==> flow/design.v <==
module PluseDection(
		input 	clk				,       	
		input 	in_sig			,	
		output 	out_sig			,	
		output 	pos_sig			,	
		output  ext_pos_sig		,
		output 	neg_sig			,
		output  ext_neg_sig	
	);
reg[1:0] in_sig_r;
reg   		[9:0]		rPosSig	=0;
reg   		[9:0]		rNegSig =0;
always @(posedge clk)
	in_sig_r <= {in_sig_r[0],in_sig};
always@(posedge clk)
begin
	rPosSig<={rPosSig[8:0],pos_sig};
	rNegSig<={rNegSig[8:0],neg_sig};
end
assign pos_sig = ~in_sig_r[1] & in_sig_r[0];
assign neg_sig = in_sig_r[1] & ~in_sig_r[0];
assign out_sig = in_sig_r[1];
assign ext_pos_sig=|rPosSig;
assign ext_neg_sig=|rNegSig;
endmodule
### Step by step through the tools: PluseDection

What the tools print for PluseDection, step after step.
Line numbers count from 1 in the design file above.
Library cell names are shortened.
A cell with n/a has no value.

| inputs | value |
|---|---|
| design top | PluseDection |
| clock input | clk |
| library | sky130hd |
| timing corner | tt_025C_1v80 |

### Word level

Yosys after proc, flatten, opt, wreduce and memory -nomap, before mapping. Enables and synchronous resets that opt folds into registers are not counted as muxes. Memory bits, and registers merged into a memory's read port (data or address), are not among the register bits. Print and check cells are not counted. Equal cells are merged and count once.

| operators by class | value |
|---|---|
| bitwise gates (word level) | 4 |
| reduce/logical cells | 2 |

Operators by type and width:

| operator | number |
|---|---|
| 10-bit OR reduction | 2 |
| 1-bit AND | 2 |
| 1-bit NOT | 2 |

| word-level totals | value |
|---|---|
| bits in registers | 22 |
| input bits | 2 |
| output and inout port bits | 5 |
| word-level cells | 9 |

### Longest topological paths

Longest topological path by Yosys (ltp), each cell counted once; first at word level (registers and memories cut), then after technology mapping (sequential cells cut; the memories' decode and read muxes count).

| depth | value |
|---|---|
| word-level depth | 2 |
| ABC_AREA | 1 |
| depth in mapped cells | 4 |
| gate-level depth less buffers | 4 |

### Netlist

The flow's flattened synthesis, as Yosys stat reports it; memories are mapped. The netlist is that of the ABC_AREA named above (0 if unset); the other value can give another one.

Cells by type:

| cell type | number |
|---|---|
| dfxtp_1 | 22 |
| nor2_1 | 12 |
| nand2_1 | 4 |
| and2_0 | 2 |
| or2_0 | 2 |
| inv_1 | 2 |

| mapped netlist | value |
|---|---|
| cells in the netlist | 44 |
| synthesis area | 533.0 um^2 |
| flip-flops | 22 |

### Path before layout

Path of least setup slack by OpenSTA after synthesis, without wires, with an ideal clock, recovery checks aside; 20% of the period is set as input and as output delay. Where synthesis merged equal registers, the netlist keeps one of their names.

| timing after synthesis | value |
|---|---|
| kind | register to output |
| start point | reg rNegSig[1] |
| end point | out ext_neg_sig |
| clock period | 1.14 ns |
| external output delay | 0.228 ns |
| arrival time | 0.662 ns |
| data required time | 0.912 ns |
| path slack | 0.250 ns |
| delay of the path | 0.662 ns |
| stages on the path | 4 |
| path buffers | 0 |
| synthesis period reached | 0.89 ns |

"delay of the path" is the arrival time less input delay plus setup time.
At an output port there is no setup time.
"stages on the path" counts driving pins, that of a launching flip-flop among them; a cell with two outputs on the path counts twice.
"synthesis period reached" = period - worst setup slack (recovery checks aside). The figure is calculated, with input and output delays left at 20% of the set period.
Between the ends stands the longest chain of elaborated cells between them, by number of cells; it is not shown to be the way that was timed. Of several equally long chains one is given.
Each line given opens the expression or statement behind the cell; cells for indexed reads and writes are added by Yosys, which also makes memories of some case tables.

| on the way, after synthesis | value |
|---|---|
| cell sequence | dfxtp_1 > or2_0 > nor2_1 > nand2_1 |
| length of the longest elaborated chain | 1 |

RTL lines, path after synthesis:

| element | line | source |
|---|---|---|
| from (decl) | 12 | `reg [9:0] rNegSig =0;` |
| from (assign) | 18 | `rNegSig<={rNegSig[8:0],neg_sig};` |
| 10-bit OR reduction | 24 | `assign ext_neg_sig=\|rNegSig;` |
| to (decl) | 8 | `output ext_neg_sig` |

### Worst path after layout

Path of least setup slack in the final report of run A (OpenROAD, finished layout, wires in). Where an end is a register, its clock arrival counts in the times.

| timing after layout | value |
|---|---|
| kind | register to output |
| start point | reg rPosSig[0] |
| end point | out ext_pos_sig |
| clock period | 1.07 ns |
| external output delay | 0.21 ns |
| arrival time | 1.10 ns |
| data required time | 0.86 ns |
| path slack | -0.24 ns |
| stages on the path | 5 |
| path buffers | 1 |

Between the ends stands the longest chain of elaborated cells between them, by number of cells; it is not shown to be the way that was timed. Of several equally long chains one is given.

| on the way, after layout | value |
|---|---|
| cell sequence | dfxtp_1 > or2_0 > nor2_1 > nand2_1 > buf_2 |
| length of the longest elaborated chain | 1 |

RTL lines, path after layout:

| element | line | source |
|---|---|---|
| from (decl) | 11 | `reg [9:0] rPosSig =0;` |
| from (assign) | 17 | `rPosSig<={rPosSig[8:0],pos_sig};` |
| 10-bit OR reduction | 23 | `assign ext_pos_sig=\|rPosSig;` |
| to (decl) | 6 | `output ext_pos_sig ,` |

--- measured runs ---
Record of 2 stored runs of the RTL-to-layout flow on PluseDection, platform sky130hd. The runs are unordered. Constraints: input delay and output delay 20% of the set period each, output load 0.01 pF.
"reached clock period" is the run's clock period less its worst setup slack. It is reckoned from that one timing run; input and output delays stay at 20% of the period that was set.
"worst path time" means the part of the period allowed to the worst setup path (the constraints hold back 20% at inputs and 20% at outputs) less its slack; where the path has registers, the arrival times of their clocks count too.
By "total power after layout" is meant OpenSTA's value without simulated activity: inputs other than the clock are taken to toggle once in ten clock periods, and the tool carries that through the logic.
Settings: n/a = not set for that run.

| run name | period_ns | CORE_UTILIZATION | SETUP_SLACK_MARGIN | PLACE_DENSITY_LB_ADDON | CELL_PAD_IN_SITES_GLOBAL_PLACEMENT | CELL_PAD_IN_SITES_DETAIL_PLACEMENT | TNS_END_PERCENT | ABC_AREA | CTS_CLUSTER_SIZE | CAP_MARGIN | CORE_MARGIN | SLEW_MARGIN | PLACE_DENSITY | GPL_TIMING_DRIVEN | GPL_ROUTABILITY_DRIVEN | CTS_CLUSTER_DIAMETER | MIN_ROUTING_LAYER | post-synthesis cell area (um^2) | die area (um^2) | standard-cell area after routing (um^2) | utilization of the finished layout (%) | setup slack of the worst path (ns) | setup TNS (ns) | worst-case hold slack (ns) | total power after layout (W) | reached clock period (ns) | worst path time (ns) | critical path type |
|---|---|---|---|---|---|---|---|---|---|---|---|---|---|---|---|---|---|---|---|---|---|---|---|---|---|---|---|---|
| run A | 1.07 | 15 | 0.01 | 0.07 | 3 | 1 | 100 | 1 | 90 | 35 | 2 | 20 | n/a | n/a | n/a | n/a | n/a | 533.0 | 4046.2 | 723.2 | 21.5 | -0.243 | -0.628 | 0.351 | 0.001384 | 1.313 | 1.10 | register to output |
| run B | 1.28 | 44 | 0.35 | n/a | n/a | n/a | 45 | 0 | n/a | 30 | 10 | 25 | 0.86 | 0 | 1 | 278 | met2 | 495.5 | 2868.1 | 670.6 | 62.0 | -0.129 | -0.224 | 0.357 | 0.001299 | 1.409 | 1.15 | register to output |
--- end ---
