==> flow/design.v <==
module CalCore
(
    input                       InClk       ,
    input       signed [8:0]    InData1     ,
    input       signed [8:0]    InData2     ,
    input       signed [8:0]    InData3     ,
    input       signed [2:0]    InK1        ,
    input       signed [2:0]    InK2        ,
    input       signed [2:0]    InK3        ,   
    input                       InDataDe    , 
    output     signed [15:0]   OutData      ,
    output                      OutDataDe         
);
(*use_dsp="yes"*) reg  signed    [15:0]  rInData1    =0;
(*use_dsp="yes"*) reg  signed    [15:0]  rInData2    =0;
(*use_dsp="yes"*) reg  signed    [15:0]  rInData3    =0;
(*use_dsp="yes"*) reg  signed    [15:0]  rOutData    =0;
reg         [2:0]           rInDataDe=0;
always@(posedge InClk)
begin
    if(InDataDe)
        begin
            rInData1<=InData1*InK1;
            rInData2<=InData2*InK2;
            rInData3<=InData3*InK3;
        end
    else
        begin
            rInData1<='d0;
            rInData2<='d0;
            rInData3<='d0;
        end
end
always@(posedge InClk)
begin
    rOutData<=rInData1+rInData2+rInData3;
end
assign OutData=rOutData;
always@(posedge InClk)
begin
    rInDataDe<={rInDataDe[1:0],InDataDe};
end
assign OutDataDe = rInDataDe[1];
endmodule
# Step by step through the tools: CalCore
# What the tools print for CalCore, step after step.
# Line numbers count from 1 in the design file above.
# Library cell names are shortened.
# The mark -- stands for no value.
dict set report setup {
  top {CalCore}
  clock_port {InClk}
  lib {sky130hd}
  lib_corner {tt_025C_1v80}
}

# Elaborated design
# Source: Yosys, flattened and elaborated, memories not mapped. Widths are those after wreduce; folded enables and synchronous resets count as part of the registers. Registers that Yosys merges into a memory's read port (data or address) are not register bits. Print and check cells do not count. Equal cells are merged and count once.
dict set report op_classes {
  n_addsub 2
  n_mul 3
}
# op n
set op_table {}
lappend op_table {{9-bit by 3-bit multiplier with 12-bit output} 3}
lappend op_table {{13-bit by 12-bit adder with 14-bit output} 1}
lappend op_table {{12-bit by 12-bit adder with 13-bit output} 1}
dict set report bits {
  ff_bits 54
  input_bits 38
  out_inout_bits 17
}

# Depth
# Longest topological path by Yosys (ltp), each cell counted once; first at word level (registers and memories cut), then after technology mapping (sequential cells cut; the memories' decode and read muxes count).
dict set report depth {
  word_depth 2
  abc_area 0
  mapped_depth 12
  depth_no_buf 12
}

# After synthesis
# Yosys stat after the flow's synthesis: flattened, memories mapped to cells. It holds for the ABC_AREA given above (unset counts as 0); a run with the other value may have another netlist.
# Totals and module areas in this step are rounded.
dict set report synth_totals {
  mapped_cells 438
  mapped_area_um2 4400
  seqArea_um2 1000
  ff_cells 52
  n_buf 4
}
# cell_type n area_total_um2
set by_type {}
lappend by_type {dfxtp_1 52 1.04E+03}
lappend by_type {fa_1 43 860.826}
lappend by_type {ha_1 66 825.792}
lappend by_type {and2_1 53 331.568}
lappend by_type {xnor2_1 15 131.376}
lappend by_type {xor2_1 14 122.618}
lappend by_type {nor2_1 30 112.608}
lappend by_type {a211oi_1 13 97.594}
lappend by_type {o21ai_0 19 95.091}
lappend by_type {nor2b_1 14 87.584}
lappend by_type {a21o_1 10 75.072}
lappend by_type {inv_1 20 75.072}
lappend by_type {nand2b_1 12 75.072}
lappend by_type {nand2_1 16 60.058}
lappend by_type {a21oi_1 10 50.048}
lappend by_type {o21bai_1 6 45.043}
lappend by_type {nor3_1 7 35.034}
lappend by_type {a221oi_2 2 30.029}
# Other cell types: 22; their cells: 36.

# Timing after synthesis
# Source: OpenSTA report_checks on the synthesized netlist (no wires, ideal clock, input and output delay 20% of the period each), path of least setup slack; recovery checks are left aside. Register names are those of the netlist, which keeps one name where synthesis merged equal registers.
dict set report synth_timing {
  path_kind {in2reg}
  startpoint {input port InData2[0]}
  endpoint {register rInData2[9]}
  clock_period_ns 3.18
  arrival_ns 3.163
  required_ns 3.052
  setup_slack_ns -0.110
  delay_ns 2.655
  driving_pins 11
  n_path_buf 0
  synth_period_reached_ns 3.29
}
# "delay_ns" = arrival - input delay + setup time.
# "driving_pins": output pins that drive a net of the path, with the launching flip-flop's if there is one; two outputs of one cell count as two.
# "synth_period_reached_ns" is the clock period less the worst setup slack; recovery checks do not enter. This is arithmetic on one report: input and output delays are still those of the set period (20% each).
# The rows between start and end are the longest chain of elaborated cells between them; the timing report does not say that the signal goes this way. Where chains are equally long, one stands for them.
# Each line given opens the expression or statement behind the cell; cells for indexed reads and writes are added by Yosys, which also makes memories of some case tables.
dict set report synth_between {
  cell_sequence {nand2b_1 -> fa_1 -> inv_1 -> fa_1 -> ha_1 -> fa_1 -> a211oi_1 -> o21bai_1 -> a21oi_1 -> xor2_1 -> nor2_1}
  elab_chain_cells 1
}
# element line
set synth_lines {}
lappend synth_lines {{start: declaration} 5} ;# input       signed [8:0]    InData2     ,
lappend synth_lines {{9-bit by 3-bit multiplier with 12-bit output} 24} ;# rInData2<=InData2*InK2;
lappend synth_lines {{end: assignment} 24}
lappend synth_lines {{end: assignment} 30} ;# rInData2<='d0;
lappend synth_lines {{end: declaration} 15} ;# (*use_dsp="yes"*) reg  signed    [15:0]  rInData2    =0;

# Path in the finished layout
# From the final timing report of flow run 1: the path of least setup slack in the routed layout; clock arrival at registers is part of the times.
dict set report layout_timing {
  path_kind {in2reg}
  startpoint {input port InData1[4]}
  endpoint {register rInData1[11]}
  clock_period_ns 3.09
  arrival_ns 3.20
  required_ns 3.28
  setup_slack_ns 0.08
  driving_pins 11
  n_path_buf 1
}
# The rows between start and end are the longest chain of elaborated cells between them; the timing report does not say that the signal goes this way. Where chains are equally long, one stands for them.
dict set report layout_between {
  cell_sequence {clkdlybuf4s50_1 -> and2_1 -> fa_1 -> ha_1 -> inv_1 -> fa_2 -> nand2b_4 -> a21oi_4 -> o211a_1 -> o21ai_1 -> nor3b_2}
  elab_chain_cells 1
}
# element line
set layout_lines {}
lappend layout_lines {{start: declaration} 4} ;# input       signed [8:0]    InData1     ,
lappend layout_lines {{9-bit by 3-bit multiplier with 12-bit output} 23} ;# rInData1<=InData1*InK1;
lappend layout_lines {{end: assignment} 23}
lappend layout_lines {{end: assignment} 29} ;# rInData1<='d0;
lappend layout_lines {{end: declaration} 14} ;# (*use_dsp="yes"*) reg  signed    [15:0]  rInData1    =0;

# Flow measurements of CalCore on sky130hd: 2 stored runs with different settings, listed in no order. Input and output delays are each 20% of the period that was set; the output load is 0.01 pF.
# By "worst_path_allowed_less_slack_ns" is meant the share of the clock period that the worst setup path is allowed (20% is reserved at inputs, 20% at outputs), minus its slack. Clock arrival times at its registers enter into it.
# "total_power_mw": no workload was simulated; the value follows from the tool's default switching activity.
# The measured numbers are rounded.
run="flow run 1" settings period_ns=3.09 CAP_MARGIN=20 CORE_MARGIN=2 CORE_UTILIZATION=40 SLEW_MARGIN=20
run="flow run 1" results post_synth_area_um2=4400 total_power_mw=3.1 setup_worst_slack_ns=0.081 util_pct=55 die_footprint_um2=12000 worst_path_allowed_less_slack_ns=2.39 timing.worst_path_kind="in2reg" finalCellArea_um2=5900
run="flow run 2" settings period_ns=3.07 CORE_UTILIZATION=32 SETUP_SLACK_MARGIN=0.19 CORE_ASPECT_RATIO=0.6 CELL_PAD_IN_SITES_DETAIL_PLACEMENT=1 GPL_TIMING_DRIVEN=1 CTS_CLUSTER_SIZE=30 CAP_MARGIN=20 CORE_MARGIN=2 SLEW_MARGIN=20
run="flow run 2" results post_synth_area_um2=4400 total_power_mw=3.6 setup_worst_slack_ns=0.013 util_pct=48 die_footprint_um2=15000 worst_path_allowed_less_slack_ns=2.44 timing.worst_path_kind="in2reg" finalCellArea_um2=6400
