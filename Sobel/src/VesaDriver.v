==> flow/design.v <==
module VesaDriver
(
    input                                                     InPixClk        ,               
    input                  [11      :       0]                InVesaHtt       ,
    input                  [6       :       0]                InVesaHft       ,
    input                  [11      :       0]                InVesaHat       ,
    input                  [7       :       0]                InVesaHbt       ,
    input                  [5       :       0]                InVesaHst       ,
    input                  [10      :       0]                InVesaVtt       ,
    input                  [10      :       0]                InVesaVat       ,
    input                  [2       :       0]                InVesaVst       ,
    input                  [5       :       0]                InVesaVbt       ,
    input                  [2       :       0]                InVesaVft       ,  
    output                                                    OutPixClk       ,
    output      reg                                           OutVsync    =0  ,
    output      reg                                           OutHsync    =0  ,
    output      reg                                           OutPixValid =0  
);
reg                        [11      :       0]              HorCnt        =0    ;
reg                        [11      :       0]              VerCnt        =0    ;
reg                                                         rValid1       =0    ;
reg                                                         rValid2       =0    ;
reg                                                         rValid3       =0    ;
reg                                                         rValid4       =0    ;
reg                                                         rHsync        =0    ;
reg                                                         rVsync        =0    ;
always@(posedge InPixClk)
begin
    if(HorCnt==InVesaHtt)
        HorCnt<='d0;
    else 
        HorCnt<=HorCnt+1'b1;
end
always@(posedge InPixClk)
begin
    if((HorCnt==InVesaHtt)&&(VerCnt==InVesaVtt))
        VerCnt<='d0;
    else if(HorCnt==InVesaHtt)
        VerCnt<=VerCnt+1'b1;
    else
        VerCnt<=VerCnt;
end
always@(posedge InPixClk)
begin
    if(HorCnt<=InVesaHst)
        rHsync<=1'b0;
    else 
        rHsync<=1'b1;
end
always@(posedge InPixClk)
begin
    if(VerCnt<=InVesaVst)
        rVsync<=1'b0;
    else
        rVsync<=1'b1;
end
always@(posedge InPixClk)
begin
    OutHsync<=rHsync;
    OutVsync<=rVsync;
end
always@(posedge InPixClk)
begin
    if(HorCnt>(InVesaHbt+InVesaHst))
        rValid1<=1'b1;
    else
        rValid1<=1'b0;
end
always@(posedge InPixClk)
begin
    if(HorCnt<=(InVesaHbt+InVesaHst+InVesaHat))
        rValid2<=1'b1;
    else
        rValid2<=1'b0;
end
always@(posedge InPixClk)
begin
    if(VerCnt>(InVesaVbt+InVesaVst))
        rValid3<=1'b1;
    else
        rValid3<=1'b0;
end
always@(posedge InPixClk)
begin
    if(VerCnt<=(InVesaVst+InVesaVbt+InVesaVat))
        rValid4<=1'b1;
    else
        rValid4<=1'b0;
end
always@(posedge InPixClk)
begin
    if(rValid1&rValid2&rValid3&rValid4)
        OutPixValid<=1'b1;
    else
        OutPixValid<=1'b0;
end
assign          OutPixClk=InPixClk;
endmodule
---- Step by step through the tools: VesaDriver ----
The steps from the RTL of VesaDriver to its reports follow in flow order.
Line numbers count from 1 in the design file above.
Library cell names are shortened.
The mark -- stands for no value.
design
  top module .............................. VesaDriver
  clock port .............................. InPixClk
  standard-cell library ................... sky130hd
  timing corner ........................... tt_025C_1v80

---- Word level ----
Counts by Yosys on the flattened word-level netlist (proc, flatten, opt, wreduce; memories kept). Register bits leave out memories and registers merged into their read ports (data or address); mux counts leave out enables and synchronous resets folded into registers. Print and check cells are left out.
storage and ports
  RAM bits ................................ 0
  input port bits ......................... 80
  bits in latches ......................... 0
  word width x clocked read ports ......... 0
  word-level cells ........................ 37
  register bits ........................... 33
  ROM bits ................................ 0
  memory cells ............................ 0
operators by class
  $lt $le $gt $ge ......................... 6
  shift operators ......................... 0
  bitwise operators ....................... 3
  divide/modulo/power cells ............... 0
  equality and inequality tests ........... 2
  reduce/logical cells .................... 1
  multipliers ............................. 0
  mux-type cells .......................... 7
  $add $sub $neg .......................... 7
operators with widths
  cell                                      count
  adder 12 x 1 -> 12 bit with constant B    2
  less-or-equal comparator 12 bit           2
  == test 12 x 11 -> 1 bit                  1
  greater-than comparator 12 bit            1
  == test 12 bit                            1
  less-or-equal comparator 12 x 3 -> 1 bit  1
  less-or-equal comparator 12 x 6 -> 1 bit  1
  greater-than comparator 12 x 7 -> 1 bit   1
  adder 7 x 11 -> 12 bit                    1
  adder 9 x 12 -> 12 bit                    1
  adder 8 x 6 -> 9 bit                      1
  adder 3 x 6 -> 7 bit                      1
  adder 6 x 3 -> 7 bit                      1
  2-to-1 mux 1 bit                          7
  bitwise AND 1 bit                         3
  logical AND 1 bit                         1

---- Depth ----
Depth = most cells in a row (Yosys ltp): at word level without a register or memory, in the mapped netlist without a sequential cell, where the memories' decode and read muxes count.
logic depth
  word-level depth ........................ 4
  ABC_AREA ................................ 0
  mapped depth ............................ 19
  mapped depth without buffers ............ 19

---- Netlist ----
Source: synth_stat.txt of the flow (Yosys; design flattened, memories mapped). It holds for the ABC_AREA given above (unset counts as 0); a run with the other value may have another netlist.
mapped netlist
  buffer cells ............................ 9
  cell count .............................. 476
  synthesis area .......................... 4020.1 um^2
  flip-flop cells ......................... 33
cells by type
  type      count  area in all (um^2)
  ha_1      78     975.936
  dfxtp_1   33     660.634
  xnor2_1   40     350.336
  a21o_1    19     142.637
  fa_1      7      140.134
  xor2_1    16     140.134
  a21oi_1   27     135.13
  inv_1     34     127.622
  nand4_1   19     118.864
  nor2_1    30     112.608
  nand2_1   24     90.086
  nor2b_1   13     81.328
  o211ai_1  9      67.565
  a22o_1    7      61.309
  and3_1    9      56.304
  nand3_1   11     55.053
  o21a_1    7      52.55
  nor3_1    9      45.043
Not listed: further types 34, cells in them 84.

Appendix: measured runs

Measured data: module VesaDriver, platform sky130hd, 2 stored runs of the flow under differing settings, order arbitrary. Input and output delays are each 20% of the period that was set; the output load is 0.01 pF.
"achieved period" = clock period - worst setup slack. The figure is calculated, with input and output delays left at 20% of the set period.
"time used up by the worst setup path" is the time allowed to the run's worst setup path (the clock period less input and output delay, where it has them) less its slack. Clock arrival times count: a late capture clock shortens it, a late launch clock lengthens it.
"power consumption" rests on the timing tool's default activity at the inputs, not on a simulated workload.

---- run 1 ----
settings
  period_ns = 3.37
  CORE_UTILIZATION = 25
  SETUP_SLACK_MARGIN = -0.12
  CELL_PAD_IN_SITES_GLOBAL_PLACEMENT = 0
  CELL_PAD_IN_SITES_DETAIL_PLACEMENT = 2
  TNS_END_PERCENT = 85
  GPL_ROUTABILITY_DRIVEN = 1
  CTS_CLUSTER_SIZE = 91
  CAP_MARGIN = 30
  SLEW_MARGIN = 30
  CORE_MARGIN = 2
results
  std-cell area (final layout) ............ 6092.1 um^2
  achieved period ......................... 4.018 ns
  power consumption ....................... 2.778 mW
  setup slack of the worst path ........... -0.648 ns
  summed negative setup slack ............. -0.707 ns
  time used up by the worst setup path .... 3.34 ns
  class of the worst setup path ........... input-to-reg
  mapped cell area after synthesis ........ 4020.1 um^2
  total die area .......................... 17111.3 um^2
  utilization in the final report ......... 38.5%
  worst hold slack after layout ........... 0.328 ns

---- run 2 ----
settings
  period_ns = 5.81
  CORE_UTILIZATION = 44
  SETUP_SLACK_MARGIN = 0.13
  PLACE_DENSITY_LB_ADDON = 0.01
  CORE_ASPECT_RATIO = 0.63
  CAP_MARGIN = 20
  CORE_MARGIN = 2
  SLEW_MARGIN = 20
results
  std-cell area (final layout) ............ 5072.4 um^2
  achieved period ......................... 5.185 ns
  power consumption ....................... 1.307 mW
  setup slack of the worst path ........... 0.625 ns
  summed negative setup slack ............. 0.000 ns
  time used up by the worst setup path .... 4.02 ns
  class of the worst setup path ........... input-to-reg
  mapped cell area after synthesis ........ 4020.1 um^2
  total die area .......................... 9937.8 um^2
  utilization in the final report ......... 57.5%
  worst hold slack after layout ........... 0.330 ns
